==> flow/design.v <==
`timescale 1ns / 1ps
module fpga_top (
    input wire clk_100mhz,         
    input wire reset_btn,          
    input wire [15:0] sw,          
    output wire [15:0] led,        
    output wire [6:0] seg,         
    output wire [3:0] an,          
    input wire uart_rxd,
    output wire uart_txd
);
    reg reset_sync1 = 1'b1;
    reg reset_sync2 = 1'b1;
    wire reset_n;
    reg [15:0] sw_sync1;
    reg [15:0] sw_sync2;
    wire [15:0] sw_stable;
    reg [26:0] slow_clk_counter = 27'd0;
    reg slow_clk_enable = 1'b0;
    reg [15:0] i_data = 16'd0;
    reg [15:0] q_data = 16'd0;
    reg iq_valid = 1'b0;
    wire [1:0] bit_output;
    wire bit_valid;
    wire symbol_lock;
    wire error_flag;
    reg [1:0] test_counter = 2'b00;
    reg test_active = 1'b0;
    reg [15:0] led_reg = 16'd0;
    reg [6:0] seg_reg = 7'b1111111;
    reg [3:0] an_reg = 4'b1110;
    reg [1:0] last_bit_output = 2'b00;
    always @(posedge clk_100mhz or posedge reset_btn) begin
        if (reset_btn) begin
            reset_sync1 <= 1'b1;
            reset_sync2 <= 1'b1;
        end else begin
            reset_sync1 <= 1'b0;
            reset_sync2 <= reset_sync1;
        end
    end
    assign reset_n = ~reset_sync2;
    always @(posedge clk_100mhz) begin
        if (reset_sync2) begin
            sw_sync1 <= 16'd0;
            sw_sync2 <= 16'd0;
        end else begin
            sw_sync1 <= sw;
            sw_sync2 <= sw_sync1;
        end
    end
    assign sw_stable = sw_sync2;
    always @(posedge clk_100mhz) begin
        if (reset_sync2) begin
            slow_clk_counter <= 27'd0;
            slow_clk_enable <= 1'b0;
        end else begin
            if (slow_clk_counter == 27'd50000000) begin   
                slow_clk_counter <= 27'd0;
                slow_clk_enable <= 1'b1;
            end else begin
                slow_clk_counter <= slow_clk_counter + 1'b1;
                slow_clk_enable <= 1'b0;
            end
        end
    end
    always @(posedge clk_100mhz) begin
        if (reset_sync2) begin
            test_counter <= 2'b00;
            test_active <= 1'b0;
            iq_valid <= 1'b0;
            i_data <= 16'd0;
            q_data <= 16'd0;
        end else begin
            iq_valid <= 1'b0;
            if (sw_stable[5] && sw_stable[4]) begin   
                test_active <= 1'b1;
                if (slow_clk_enable) begin
                    test_counter <= test_counter + 1'b1;
                    iq_valid <= 1'b1;
                end
            end else begin
                test_active <= 1'b0;
                test_counter <= 2'b00;
                if (sw_stable[4]) begin   
                    iq_valid <= 1'b1;
                end
            end
            if (test_active) begin
                case (test_counter)
                    2'b00: begin   
                        i_data <= 16'sd1000;
                        q_data <= 16'sd1000;
                    end
                    2'b01: begin   
                        i_data <= -16'sd1000;
                        q_data <= 16'sd1000;
                    end
                    2'b10: begin   
                        i_data <= -16'sd1000;
                        q_data <= -16'sd1000;
                    end
                    2'b11: begin   
                        i_data <= 16'sd1000;
                        q_data <= -16'sd1000;
                    end
                endcase
            end else begin
                if (sw_stable[6]) begin
                    i_data <= 16'sd1000;
                end else begin
                    i_data <= -16'sd1000;
                end
                if (sw_stable[7]) begin
                    q_data <= 16'sd1000;
                end else begin
                    q_data <= -16'sd1000;
                end
            end
        end
    end
    qpsk_demodulator #(
        .DATA_WIDTH(16)
    ) qpsk_inst (
        .clk(clk_100mhz),
        .reset(reset_sync2),
        .i_data(i_data),
        .q_data(q_data),
        .iq_valid(iq_valid),
        .bit_out(bit_output),
        .bit_valid(bit_valid),
        .symbol_lock(symbol_lock),
        .error_flag(error_flag)
    );
    always @(posedge clk_100mhz) begin
        if (reset_sync2) begin
            last_bit_output <= 2'b00;
        end else begin
            if (bit_valid) begin
                last_bit_output <= bit_output;
            end
        end
    end
    always @(posedge clk_100mhz) begin
        if (reset_sync2) begin
            led_reg <= 16'd0;
            seg_reg <= 7'b1111111;
            an_reg <= 4'b1110;
        end else begin
            led_reg[1:0] <= bit_output;
            led_reg[2] <= bit_valid;
            led_reg[3] <= symbol_lock;
            led_reg[4] <= error_flag;
            led_reg[8:5] <= sw_stable[3:0];   
            led_reg[9] <= test_active;
            led_reg[11:10] <= test_counter;
            led_reg[15:12] <= 4'd0;
            case (last_bit_output)
                2'b00: seg_reg <= 7'b1000000;  
                2'b01: seg_reg <= 7'b1111001;  
                2'b10: seg_reg <= 7'b0100100;  
                2'b11: seg_reg <= 7'b0110000;  
            endcase
            an_reg <= 4'b1110;  
        end
    end
    assign led = led_reg;
    assign seg = seg_reg;
    assign an = an_reg;
    assign uart_txd = 1'b1;
endmodule
module qpsk_demodulator #(
    parameter DATA_WIDTH = 16
) (
    input wire clk,
    input wire reset,   
    input wire [DATA_WIDTH-1:0] i_data,
    input wire [DATA_WIDTH-1:0] q_data,
    input wire iq_valid,
    output wire [1:0] bit_out,
    output wire bit_valid,
    output wire symbol_lock,
    output wire error_flag
);
    wire signed [DATA_WIDTH-1:0] i_signed;
    wire signed [DATA_WIDTH-1:0] q_signed;
    localparam WAIT_DATA      = 2'd0;
    localparam PROCESS_SYMBOL = 2'd1;
    localparam OUTPUT_BITS    = 2'd2;
    reg [1:0] demod_state;
    reg [1:0] bit_pair_reg;
    reg [1:0] bit_out_reg;
    reg bit_valid_reg;
    reg symbol_lock_reg;
    reg error_flag_reg;
    assign i_signed = $signed(i_data);
    assign q_signed = $signed(q_data);
    function signed [DATA_WIDTH-1:0] abs_value;
        input signed [DATA_WIDTH-1:0] value;
        begin
            if (value < 0)
                abs_value = -value;
            else
                abs_value = value;
        end
    endfunction
    always @(posedge clk) begin
        if (reset) begin
            demod_state <= WAIT_DATA;
            bit_pair_reg <= 2'b00;
            bit_out_reg <= 2'b00;
            bit_valid_reg <= 1'b0;
            symbol_lock_reg <= 1'b0;
            error_flag_reg <= 1'b0;
        end else begin
            case (demod_state)
                WAIT_DATA: begin
                    bit_valid_reg <= 1'b0;
                    error_flag_reg <= 1'b0;
                    if (iq_valid) begin
                        demod_state <= PROCESS_SYMBOL;
                    end
                end
                PROCESS_SYMBOL: begin
                    if (i_signed >= 0 && q_signed >= 0) begin
                        bit_pair_reg <= 2'b00;   
                    end else if (i_signed < 0 && q_signed >= 0) begin
                        bit_pair_reg <= 2'b01;   
                    end else if (i_signed < 0 && q_signed < 0) begin
                        bit_pair_reg <= 2'b11;   
                    end else begin   
                        bit_pair_reg <= 2'b10;   
                    end
                    if (abs_value(i_signed) < 100 && abs_value(q_signed) < 100) begin
                        error_flag_reg <= 1'b1;
                    end else begin
                        error_flag_reg <= 1'b0;
                    end
                    symbol_lock_reg <= 1'b1;
                    demod_state <= OUTPUT_BITS;
                end
                OUTPUT_BITS: begin
                    bit_out_reg <= bit_pair_reg;
                    bit_valid_reg <= 1'b1;
                    demod_state <= WAIT_DATA;
                end
                default: begin
                    demod_state <= WAIT_DATA;
                end
            endcase
        end
    end
    assign bit_out = bit_out_reg;
    assign bit_valid = bit_valid_reg;
    assign symbol_lock = symbol_lock_reg;
    assign error_flag = error_flag_reg;
endmodule
# Reports on fpga_top
# The steps from the RTL of fpga_top to its reports follow in flow order.
# Lines are those of the file above, counted from 1.
# Operators carry their Yosys type and port widths (W data, S select, Z words).
inputs:
  top_module: "fpga_top"
  clk_port: "clk_100mhz"
  library: "sky130hd"
  corner: "tt_025C_1v80"

# Word level
# Yosys after proc, flatten, opt, wreduce and memory -nomap, before mapping. Memory bits, and registers merged into a memory's read port (data or address), are not among the register bits. Print and check cells are not counted. Equal cells are merged and count once.
classes:
  add_sub_neg: 4
  n_cmp: 6
  n_eq: 10
  n_mux: 26
  n_logic: 1
  reduce_logical: 16
ops:
  columns: ["cell", "count"]
  rows:
  - ["$mux W16", 10]
  - ["$pmux W16 S2", 2]
  - ["$ge A16 B1 Y1 const B", 2]
  - ["$lt A16 B1 Y1 const B", 2]
  - ["$lt A16 B8 Y1 const B", 2]
  - ["$neg A16 Y16", 2]
  - ["$pmux W7 S4", 1]
  - ["$add A27 B1 Y27 const B", 1]
  - ["$eq A27 B26 Y1 const B", 1]
  - ["$reduce_or A2 Y1", 6]
  - ["$eq A2 B2 Y1 const B", 5]
  - ["$mux W1", 7]
  - ["$eq A2 B1 Y1 const B", 3]
  - ["$logic_not A2 Y1", 3]
  - ["$mux W2", 3]
  - ["$logic_and A1 B1 Y1", 5]
  - ["$reduce_bool A2 Y1", 2]
  - ["$pmux W2 S2", 1]
  - ["$pmux W1 S2", 2]
  - ["$add A2 B1 Y2 const B", 1]
  - ["$ne A2 B2 Y1 const B", 1]
  - ["$not A1 Y1", 1]
word_totals:
  register_bits: 112
  input_bits: 19
  out_inout_bits: 28
  word_cells: 89

# Logic depth
# Yosys ltp: most cells in a row. Word level: on the elaborated netlist, between registers, memories and ports. Mapped: between sequential cells and ports; inverters and the memories' decode and read muxes count.
logic_depth:
  ltp_word: 8
  ABC_AREA: 0
  mapped_depth: 7
  ltp_nobuf: 7

# Netlist
# Yosys stat after the flow's synthesis: flattened, memories mapped to cells. It holds for the ABC_AREA given above (unset counts as 0); a run with the other value may have another netlist.
# Totals and module areas in this step are rounded.
mapped:
  cells: 323
  synth_area_um2: 3247
  seqArea_um2: 1714
  ff_cells: 85
  buf_cells: 23
types:
  columns: ["cell_type", "count", "type_area_um2"]
  rows:
  - ["sky130_fd_sc_hd__dfxtp_1", 83, 1.66E+03]
  - ["sky130_fd_sc_hd__nor2b_1", 29, 181.424]
  - ["sky130_fd_sc_hd__ha_1", 12, 150.144]
  - ["sky130_fd_sc_hd__nor2_1", 31, 116.362]
  - ["sky130_fd_sc_hd__mux2i_1", 8, 80.077]
  - ["sky130_fd_sc_hd__a21oi_1", 15, 75.072]
  - ["sky130_fd_sc_hd__buf_4", 10, 75.072]
  - ["sky130_fd_sc_hd__nand3_1", 13, 65.062]
  - ["sky130_fd_sc_hd__xor2_1", 7, 61.309]
  - ["sky130_fd_sc_hd__dfstp_2", 2, 52.55]
  - ["sky130_fd_sc_hd__o31ai_1", 7, 52.55]
  - ["sky130_fd_sc_hd__or4_1", 7, 52.55]
  - ["sky130_fd_sc_hd__inv_1", 12, 45.043]
  - ["sky130_fd_sc_hd__and3_1", 7, 43.792]
  - ["sky130_fd_sc_hd__or3_1", 7, 43.792]
  - ["sky130_fd_sc_hd__xnor2_1", 5, 43.792]
  - ["sky130_fd_sc_hd__o21ai_0", 8, 40.038]
  - ["sky130_fd_sc_hd__and4_1", 4, 35.034]
# Other cell types: 25; their cells: 56.
# By module: a second synthesis without flattening, with its own total; a netlist apart from the flattened one above.
hier_totals:
  hier_cells: 371
  hier_area_um2: 3460
# Each row is one instance without its submodules.
by_module:
  columns: ["mod", "n_inst", "n_cells", "mod_area_um2"]
  rows:
  - ["fpga_top", 1, 280, 2761]
  - ["qpsk_demodulator (DATA_WIDTH=16)", 1, 91, 698.2]

# Timing after synthesis
# OpenSTA on the mapped netlist: ideal clock, no wires. The path of least setup slack (recovery checks aside). Input and output delay are each 20% of the period. Register names are those of the netlist, which keeps one name where synthesis merged equal registers.
synth_path:
  path_type: "reg2reg"
  start: "reg i_data[14]"
  end: "reg qpsk_inst.error_flag_reg"
  clock_period_ps: 2590
  setup_time_ps: 65
  launch_ps: 0
  arrival_time_ps: 1844
  t_required_ps: 2525
  slack_ps: 681
  delay_ps: 1909
  driving_pins: 8
  n_path_buf: 0
  synth_period_reached_ps: 1909
# "delay_ps" is the arrival time less input delay plus setup time.
# "driving_pins": output pins that drive a net of the path, with the launching flip-flop's if there is one; two outputs of one cell count as two.
# "synth_period_reached_ps" is the clock period less the worst setup slack; recovery checks do not enter. This is arithmetic on one report: input and output delays are still those of the set period (20% each).
# Between the ends stands the longest chain of elaborated cells between them, by number of cells; it is not shown to be the way that was timed. Of several equally long chains one is given.
# A line is the first line of the expression or statement that the cell stems from. Yosys adds cells for indexed reads and writes and turns some case tables into memories.
# A register here has more assigning lines than the two given.
synth_via:
  path_cell_list: "sky130_fd_sc_hd__dfxtp_1 > sky130_fd_sc_hd__or2_2 > sky130_fd_sc_hd__nor2_1 > sky130_fd_sc_hd__ha_1 > sky130_fd_sc_hd__or4b_2 > sky130_fd_sc_hd__o22ai_1 > sky130_fd_sc_hd__a31oi_1 > sky130_fd_sc_hd__nor2_1"
  elab_chain_cells: 8
  cells_between: 9
synth_lines:
  columns: ["element", "line", "source"]
  rows:
  - ["start: declaration", 20, "reg [15:0] i_data = 16'd0;"]
  - ["start: assignment", 96, "i_data <= -16'sd1000;"]
  - ["start: assignment", 100, "i_data <= -16'sd1000;"]
  - ["$lt A16 B1 Y1", 201, "if (value < 0)"]
  - ["$mux W16", 201, null]
  - ["$mux W16", 216, "case (demod_state)"]
  - ["$mux W16", 208, "if (reset) begin"]
  - ["$lt A16 B8 Y1", 234, "if (abs_value(i_signed) < 100 && abs_value(q_signed) < 100) begin"]
  - ["$logic_and A1 B1 Y1", 234, null]
  - ["$mux W1", 234, null]
  - ["$pmux W1 S2", 216, null]
  - ["end: assignment", 214, "error_flag_reg <= 1'b0;"]
  - ["end: assignment", 219, "error_flag_reg <= 1'b0;"]
  - ["end: declaration", 195, "reg error_flag_reg;"]

# Path in the finished layout
# Path of least setup slack in the final report of flow run A (OpenROAD, finished layout, wires in). Where an end is a register, its clock arrival counts in the times.
# The report prints the path's times to 10 ps; the period is as set.
layout_path:
  path_type: "reg2reg"
  start: "reg i_data[3]"
  end: "reg qpsk_inst.error_flag_reg"
  clock_period_ps: 1190
  setup_time_ps: 50
  launch_ps: 350
  arrival_time_ps: 2040
  t_required_ps: 1490
  slack_ps: -550
  driving_pins: 8
  n_path_buf: 0
# Between the ends stands the longest chain of elaborated cells between them, by number of cells; it is not shown to be the way that was timed. Of several equally long chains one is given.
# A register here has more assigning lines than the two given.
layout_via:
  path_cell_list: "sky130_fd_sc_hd__dfxtp_1 > sky130_fd_sc_hd__or2_4 > sky130_fd_sc_hd__nor2_4 > sky130_fd_sc_hd__ha_1 > sky130_fd_sc_hd__or4b_4 > sky130_fd_sc_hd__o22ai_2 > sky130_fd_sc_hd__a31oi_1 > sky130_fd_sc_hd__nor2_1"
  elab_chain_cells: 8
  cells_between: 9
layout_lines:
  columns: ["element", "line", "source"]
  rows:
  - ["start: declaration", 20, "reg [15:0] i_data = 16'd0;"]
  - ["start: assignment", 96, "i_data <= -16'sd1000;"]
  - ["start: assignment", 100, "i_data <= -16'sd1000;"]
  - ["$lt A16 B1 Y1", 201, "if (value < 0)"]
  - ["$mux W16", 201, null]
  - ["$mux W16", 216, "case (demod_state)"]
  - ["$mux W16", 208, "if (reset) begin"]
  - ["$lt A16 B8 Y1", 234, "if (abs_value(i_signed) < 100 && abs_value(q_signed) < 100) begin"]
  - ["$logic_and A1 B1 Y1", 234, null]
  - ["$mux W1", 234, null]
  - ["$pmux W1 S2", 216, null]
  - ["end: assignment", 214, "error_flag_reg <= 1'b0;"]
  - ["end: assignment", 219, "error_flag_reg <= 1'b0;"]
  - ["end: declaration", 195, "reg error_flag_reg;"]

# Below are 2 stored runs of the flow (Yosys, OpenROAD; platform sky130hd) on fpga_top, each with its settings and what was measured, unordered. Constraints: input delay and output delay 20% of the set period each, output load 0.01 pF.
# "achievedPeriod_ps" means the clock period less the worst setup slack. The figure is calculated, with input and output delays left at 20% of the set period.
# "worst_path_ps" = time allowed to the worst setup path (clock period - input delay - output delay, where it has them) - its slack; a late launch clock adds to it, a late capture clock takes from it.
# By "final_power_mw" is meant OpenSTA's value without simulated activity: inputs other than the clock are taken to toggle once in ten clock periods, and the tool carries that through the logic.
# "worst_path_ps" is known to 10 ps.
# The measured numbers are rounded.
runs:
  - name: "flow run A"
    settings:
      period_ns: 1.19
      CORE_UTILIZATION: 34
      SETUP_SLACK_MARGIN: 0.29
      PLACE_DENSITY_LB_ADDON: 0.18
      GPL_TIMING_DRIVEN: 0
      GPL_ROUTABILITY_DRIVEN: 1
      CTS_CLUSTER_SIZE: 72
      CTS_CLUSTER_DIAMETER: 35
      SLEW_MARGIN: 5
      CAP_MARGIN: 20
      CORE_MARGIN: 2
    results:
      synthesis_area_um2: 3247
      die_footprint_um2: 10350
      final_stdcell_area_um2: 4951
      finish.utilization_pct: 53.6
      timing.setup.ws_ps: -549
      tns_setup_ps: -15800
      final_power_mw: 5.451
      achievedPeriod_ps: 1739
      worst_path_ps: 1740
      critical_path_kind: "reg2reg"
  - name: "flow run B"
    settings:
      period_ns: 1.43
      CORE_UTILIZATION: 65
      CELL_PAD_IN_SITES_GLOBAL_PLACEMENT: 0
      TNS_END_PERCENT: 45
      GPL_ROUTABILITY_DRIVEN: 1
      CAP_MARGIN: 5
      MAX_ROUTING_LAYER: "met4"
      CORE_MARGIN: 2
      SLEW_MARGIN: 20
    results:
      synthesis_area_um2: 3247
      die_footprint_um2: 5576
      final_stdcell_area_um2: 4532
      finish.utilization_pct: 95.3
      timing.setup.ws_ps: -491
      tns_setup_ps: -11890
      final_power_mw: 4.607
      achievedPeriod_ps: 1921
      worst_path_ps: 1920
      critical_path_kind: "reg2reg"
