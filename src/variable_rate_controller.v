==> flow/design.v <==
`timescale 1ns / 1ps
module variable_rate_controller #(
    parameter DATA_WIDTH = 16,
    parameter RATE_WIDTH = 4
) (
    input wire clk,
    input wire reset,
    input wire [RATE_WIDTH-1:0] rate_select,
    input wire [DATA_WIDTH-1:0] data_in,
    input wire data_valid_in,
    output reg [DATA_WIDTH-1:0] data_out,
    output reg data_valid_out,
    output reg [RATE_WIDTH-1:0] current_rate,
    output reg [31:0] symbol_rate,
    output reg ready
);
    function integer get_data_rate;
        input [3:0] index;
        begin
            case (index)
                4'd0:  get_data_rate = 1000;
                4'd1:  get_data_rate = 2000;
                4'd2:  get_data_rate = 4000;
                4'd3:  get_data_rate = 8000;
                4'd4:  get_data_rate = 16000;
                4'd5:  get_data_rate = 32000;
                4'd6:  get_data_rate = 64000;
                4'd7:  get_data_rate = 128000;
                4'd8:  get_data_rate = 256000;
                4'd9:  get_data_rate = 512000;
                4'd10: get_data_rate = 1000000;
                4'd11: get_data_rate = 2000000;
                4'd12: get_data_rate = 4000000;
                default: get_data_rate = 1000;
            endcase
        end
    endfunction
    reg [3:0] rate_index;
    integer current_data_rate;
    integer symbol_rate_int;
    reg [31:0] rate_counter;
    reg output_enable;
    localparam IDLE        = 2'd0;
    localparam RATE_CHANGE = 2'd1;
    localparam ACTIVE      = 2'd2;
    localparam WAIT_SYMBOL = 2'd3;
    reg [1:0] current_state;
    always @(*) begin
        if (rate_select < 4'd13)
            rate_index = rate_select;
        else
            rate_index = 4'd0;
    end
    always @(*) begin
        current_data_rate = get_data_rate(rate_index);
    end
    always @(*) begin
        symbol_rate_int = current_data_rate / 2;
    end
    always @(*) begin
        if (rate_select < 4'd13)
            current_rate = rate_select;
        else
            current_rate = 4'd0;
        symbol_rate = symbol_rate_int;
    end
    always @(posedge clk) begin
        if (reset) begin
            current_state <= IDLE;
            data_out <= {DATA_WIDTH{1'b0}};
            data_valid_out <= 1'b0;
            rate_counter <= 32'd0;
            output_enable <= 1'b0;
            ready <= 1'b0;
        end else begin
            case (current_state)
                IDLE: begin
                    ready <= 1'b1;
                    if (data_valid_in) begin
                        current_state <= RATE_CHANGE;
                        ready <= 1'b0;
                    end
                end
                RATE_CHANGE: begin
                    rate_counter <= 32'd0;
                    output_enable <= 1'b1;
                    current_state <= ACTIVE;
                end
                ACTIVE: begin
                    if (data_valid_in) begin
                        data_out <= data_in;
                        data_valid_out <= output_enable;
                        current_state <= WAIT_SYMBOL;
                        rate_counter <= rate_counter + 1'b1;
                    end
                end
                WAIT_SYMBOL: begin
                    data_valid_out <= 1'b0;
                    if (rate_counter >= (symbol_rate_int/1000)) begin
                        current_state <= ACTIVE;
                        rate_counter <= 32'd0;
                    end
                end
            endcase
        end
    end
endmodule
* From RTL to reports: variable_rate_controller
The steps from the RTL of variable_rate_controller to its reports follow in flow order.
Line numbers count from 1 in the design file above.
Not given: -
- Top module :: variable_rate_controller
- Clock :: clk
- Cell library :: sky130hd
- Timing corner :: tt_025C_1v80

* Word level
Yosys after proc, flatten, opt, wreduce and memory -nomap, before mapping. Memory bits, and registers merged into a memory's read port (data or address), are not among the register bits. Print and check cells are not counted. Equal cells are merged and count once.
Yosys's memory passes give these memory sizes; they may raise the number of words (mostly to a power of two), join words into wider ones and drop unused or constant bits.
- Add/sub/neg operators :: 2
- Divide/modulo/power cells :: 1
- $lt $le $gt $ge :: 2
- Equality and inequality tests :: 6
- Muxes and demuxes :: 11
- Bitwise logic cells :: 1
- Reduce/logical cells :: 8
** Operators by type and width (count)
- divider 32 x 10 -> 32 bit (second input constant) :: 1
- case mux 32 bit (select 3 bit) :: 1
- 2-to-1 mux 32 bit :: 2
- adder 32 x 1 -> 32 bit :: 1
- adder 32 x 1 -> 32 bit (second input constant) :: 1
- >= comparator 32 bit :: 1
- case mux 2 bit (select 4 bit) :: 1
- != test 2 bit (second input constant) :: 3
- 2-to-1 mux 2 bit :: 3
- == test 2 bit (second input constant) :: 2
- AND reduction 2 bit :: 2
- < comparator 4 bit (second input constant) :: 1
- AND reduction 4 bit :: 1
- nonzero test 4 bit :: 1
- 2-to-1 mux 4 bit :: 1
- AND reduction 3 bit :: 1
- nonzero test 3 bit :: 1
- == test 2 x 1 -> 1 bit (second input constant) :: 1
- zero test 2 bit :: 1
- nonzero test 2 bit :: 1
- case mux 1 bit (select 2 bit) :: 1
- 2-to-1 mux 1 bit :: 2
- AND 1 bit (both inputs constant) :: 1
- Flip-flop bits (word level) :: 53
- Bits in read-only memories :: 304
- Memories :: 1
- Elaborated cells :: 38
** Memory list
- (name not given) :: depth 16, bits a word 19, rd ports 1, write ports 0, RTL line 20 : case (index)

* Logic depth
Longest topological path by Yosys (ltp), each cell counted once; first at word level (registers and memories cut), then after technology mapping (sequential cells cut; the memories' decode and read muxes count).
- Word-level depth :: 6
- ABC_AREA :: 0
- Depth in mapped cells :: 15
- Mapped depth without buffers :: 12

* Synthesis result
The flow's flattened synthesis, as Yosys stat reports it; memories are mapped. The netlist is that of the ABC_AREA named above (0 if unset); the other value can give another one.
The area totals of this step are shown rounded.
** Cell types
- sky130_fd_sc_hd__dfxtp_1 :: count 55, area in all 1.1E+03 um^2
- sky130_fd_sc_hd__a21oi_1 :: count 55, area in all 275.264 um^2
- sky130_fd_sc_hd__nand2_1 :: count 58, area in all 217.709 um^2
- sky130_fd_sc_hd__o31ai_1 :: count 23, area in all 172.666 um^2
- sky130_fd_sc_hd__ha_1 :: count 13, area in all 162.656 um^2
- sky130_fd_sc_hd__or4_1 :: count 20, area in all 150.144 um^2
- sky130_fd_sc_hd__o21ai_0 :: count 25, area in all 125.12 um^2
- sky130_fd_sc_hd__buf_4 :: count 15, area in all 112.608 um^2
- sky130_fd_sc_hd__nor2_1 :: count 27, area in all 101.347 um^2
- sky130_fd_sc_hd__nand3_1 :: count 18, area in all 90.086 um^2
- sky130_fd_sc_hd__clkbuf_1 :: count 21, area in all 78.826 um^2
- sky130_fd_sc_hd__nand4_1 :: count 10, area in all 62.56 um^2
- sky130_fd_sc_hd__or3_1 :: count 9, area in all 56.304 um^2
- sky130_fd_sc_hd__inv_1 :: count 12, area in all 45.043 um^2
- sky130_fd_sc_hd__or4_2 :: count 5, area in all 43.792 um^2
- sky130_fd_sc_hd__and2_1 :: count 6, area in all 37.536 um^2
- sky130_fd_sc_hd__nor2b_1 :: count 6, area in all 37.536 um^2
- sky130_fd_sc_hd__nor4_1 :: count 5, area in all 31.28 um^2
Not listed: further types 27, cells in them 47.
- Cell count :: 430
- Synthesis area :: 0.00324 mm^2
- Sequential area :: 0.0011 mm^2
- Flip-flop cells :: 55
- Buffers :: 41

* Path before layout
Path of least setup slack by OpenSTA after synthesis, without wires, with an ideal clock, recovery checks aside; 20% of the period is set as input and as output delay. Where synthesis merged equal registers, the netlist keeps one of their names.
- Path kind :: input -> register
- Start :: input port rate_select[0]
- End :: register rate_counter[29]
- Period :: 3.78 ns
- External input delay :: 0.756 ns
- Library setup time :: 0.070 ns
- Data arrival time :: 3.426 ns
- Data required time :: 3.710 ns
- Path slack :: 0.284 ns
- Delay of the path :: 2.740 ns
- Stages :: 13
- Buffers on the path :: 2
- Synthesis period reached :: 3.496 ns
"delay of the path" is the arrival time less input delay plus setup time.
"stages" counts driving pins, that of a launching flip-flop among them; a cell with two outputs on the path counts twice.
"synthesis period reached" = period - worst setup slack (recovery checks aside). The figure is calculated, with input and output delays left at 20% of the set period.
The rows between start and end are the longest chain of elaborated cells between them; the timing report does not say that the signal goes this way. Where chains are equally long, one stands for them.
Each line given opens the expression or statement behind the cell; cells for indexed reads and writes are added by Yosys, which also makes memories of some case tables.
The chain passes a memory read, where the word-level depth is cut; so it can be longer than that depth.
A register here has more assigning lines than the two given.
- Path through :: sky130_fd_sc_hd__nor2_1 -> sky130_fd_sc_hd__and2_1 -> sky130_fd_sc_hd__o21bai_1 -> sky130_fd_sc_hd__and2_1 -> sky130_fd_sc_hd__inv_1 -> sky130_fd_sc_hd__ha_1 -> sky130_fd_sc_hd__and4_1 -> sky130_fd_sc_hd__o21ai_0 -> sky130_fd_sc_hd__o211a_1 -> sky130_fd_sc_hd__clkbuf_1 -> sky130_fd_sc_hd__clkbuf_1 -> sky130_fd_sc_hd__or4_2 -> sky130_fd_sc_hd__a21oi_1
- Cells in the longest elaborated chain :: 8
- Elaborated cells between the ends (all ways) :: 10
- Classes of those cells :: add/sub (1); div (1); compare (2); eq/ne (1); mux (3); reduce/logical (1); memory (1)
** Ends and longest elaborated chain, after synthesis
- start: declaration :: RTL line 8 : input wire [RATE_WIDTH-1:0] rate_select,
- < comparator 4 bit :: RTL line 49 : if (rate_select < 4'd13)
- 2-to-1 mux 4 bit :: RTL line 49
- memory (16 x 19 bit) :: RTL line 20 : case (index)
- adder 32 x 1 -> 32 bit
- divider 32 x 10 -> 32 bit :: RTL line 99 : if (rate_counter >= (symbol_rate_int/1000)) begin
- >= comparator 32 bit :: RTL line 99
- 2-to-1 mux 32 bit :: RTL line 99
- case mux 32 bit (select 3 bit) :: RTL line 76 : case (current_state)
- end: assignment :: RTL line 72 : rate_counter <= 32'd0;
- end: assignment :: RTL line 94 : rate_counter <= rate_counter + 1'b1;
- end: declaration :: RTL line 41 : reg [31:0] rate_counter;
Nets of the timed path that keep an RTL name, with a line that drives or declares them; the list need not be complete.
** Named nets, after synthesis
- symbol_rate[19] :: RTL line 14 : output reg [31:0] symbol_rate,

* Worst path after layout
From the final timing report of record 1: the path of least setup slack in the routed layout; clock arrival at registers is part of the times.
- Path kind :: input -> register
- Start :: input port rate_select[0]
- End :: register rate_counter[20]
- Period :: 6.07 ns
- External input delay :: 1.21 ns
- Library setup time :: 0.06 ns
- Data arrival time :: 5.09 ns
- Data required time :: 6.31 ns
- Path slack :: 1.22 ns
- Stages :: 13
- Buffers on the path :: 2
The rows between start and end are the longest chain of elaborated cells between them; the timing report does not say that the signal goes this way. Where chains are equally long, one stands for them.
The chain passes a memory read, where the word-level depth is cut; so it can be longer than that depth.
A register here has more assigning lines than the two given.
- Path through :: sky130_fd_sc_hd__clkdlybuf4s50_1 -> sky130_fd_sc_hd__nor2_1 -> sky130_fd_sc_hd__and2_1 -> sky130_fd_sc_hd__o21bai_1 -> sky130_fd_sc_hd__and2_1 -> sky130_fd_sc_hd__inv_1 -> sky130_fd_sc_hd__ha_1 -> sky130_fd_sc_hd__and4_1 -> sky130_fd_sc_hd__o21ai_0 -> sky130_fd_sc_hd__o211a_1 -> sky130_fd_sc_hd__buf_4 -> sky130_fd_sc_hd__or4_2 -> sky130_fd_sc_hd__a21oi_1
- Cells in the longest elaborated chain :: 8
- Elaborated cells between the ends (all ways) :: 10
- Classes of those cells :: add/sub (1); div (1); compare (2); eq/ne (1); mux (3); reduce/logical (1); memory (1)
** Ends and longest elaborated chain, post-layout
- start: declaration :: RTL line 8 : input wire [RATE_WIDTH-1:0] rate_select,
- < comparator 4 bit :: RTL line 49 : if (rate_select < 4'd13)
- 2-to-1 mux 4 bit :: RTL line 49
- memory (16 x 19 bit) :: RTL line 20 : case (index)
- adder 32 x 1 -> 32 bit
- divider 32 x 10 -> 32 bit :: RTL line 99 : if (rate_counter >= (symbol_rate_int/1000)) begin
- >= comparator 32 bit :: RTL line 99
- 2-to-1 mux 32 bit :: RTL line 99
- case mux 32 bit (select 3 bit) :: RTL line 76 : case (current_state)
- end: assignment :: RTL line 72 : rate_counter <= 32'd0;
- end: assignment :: RTL line 94 : rate_counter <= rate_counter + 1'b1;
- end: declaration :: RTL line 41 : reg [31:0] rate_counter;

Top module variable_rate_controller; platform sky130hd; tools Yosys and OpenROAD; 2 stored runs in no particular order. Input and output delays are each 20% of the period that was set; the output load is 0.01 pF.
By "clock period achieved" is meant the clock period of the run minus its worst setup slack. This is arithmetic on one report: input and output delays are still those of the set period (20% each).
The results are shown rounded.

* Record 1
** Files
==> flow/run.sh <==
#!/bin/bash
# the make line also repeats the synthesis and layout settings of config.mk as NAME=value (left out here)
make -C /OpenROAD-flow-scripts/flow DESIGN_CONFIG=/design/flow/config.mk WORK_HOME=/design/flow/orfs CLKGATE_MAP_FILE= finish
==> flow/config.mk <==
export PLATFORM = sky130hd
export DESIGN_NAME = variable_rate_controller
export DESIGN_NICKNAME = variable_rate_controller
export VERILOG_FILES = /design/flow/design.v
export SDC_FILE = /design/flow/constraint.sdc
export NUM_CORES = 4
export LEC_CHECK = 0
export CAP_MARGIN = 20
export CORE_MARGIN = 4
export CORE_UTILIZATION = 33
export CTS_CLUSTER_DIAMETER = 101
export GPL_ROUTABILITY_DRIVEN = 0
export GPL_TIMING_DRIVEN = 1
export MAX_ROUTING_LAYER = met5
export PLACE_DENSITY_LB_ADDON = 0.15
export SETUP_SLACK_MARGIN = -0.46
export SLEW_MARGIN = 20
export TNS_END_PERCENT = 75
==> flow/constraint.sdc <==
create_clock -name core_clock -period 6.07 [get_ports {clk}]
set_input_delay 1.2140 -clock core_clock [delete_from_list [all_inputs] [get_ports {clk}]]
set_output_delay 1.2140 -clock core_clock [all_outputs]
set_load 0.01 [all_outputs]
** Results
- Sum of negative setup slack :: 0.000 ns
- Clock period achieved :: 4.846 ns
- Worst hold slack in the final report :: 0.461 ns
- Worst slack on setup checks :: 1.22 ns
- Full die area :: 0.0115 mm^2
- Synthesized cell area :: 0.00324 mm^2
- Std-cell area (final layout) :: 0.00399 mm^2
- Utilization in the final report :: 0.423

* Record 2
** Files
==> flow/run.sh <==
#!/bin/bash
# the make line also repeats the synthesis and layout settings of config.mk as NAME=value (left out here)
make -C /OpenROAD-flow-scripts/flow DESIGN_CONFIG=/design/flow/config.mk WORK_HOME=/design/flow/orfs CLKGATE_MAP_FILE= finish
==> flow/config.mk <==
export PLATFORM = sky130hd
export DESIGN_NAME = variable_rate_controller
export DESIGN_NICKNAME = variable_rate_controller
export VERILOG_FILES = /design/flow/design.v
export SDC_FILE = /design/flow/constraint.sdc
export NUM_CORES = 4
export LEC_CHECK = 0
export CAP_MARGIN = 20
export CORE_MARGIN = 2
export CORE_UTILIZATION = 40
export SLEW_MARGIN = 20
==> flow/constraint.sdc <==
create_clock -name core_clock -period 2.26 [get_ports {clk}]
set_input_delay 0.4520 -clock core_clock [delete_from_list [all_inputs] [get_ports {clk}]]
set_output_delay 0.4520 -clock core_clock [all_outputs]
set_load 0.01 [all_outputs]
** Results
- Worst slack on setup checks :: -0.237 ns
- Full die area :: 0.00883 mm^2
- Synthesized cell area :: 0.00324 mm^2
- Clock period achieved :: 2.497 ns
- Worst hold slack in the final report :: 0.459 ns
- Std-cell area (final layout) :: 0.00524 mm^2
- Sum of negative setup slack :: -6.79 ns
- Utilization in the final report :: 0.674
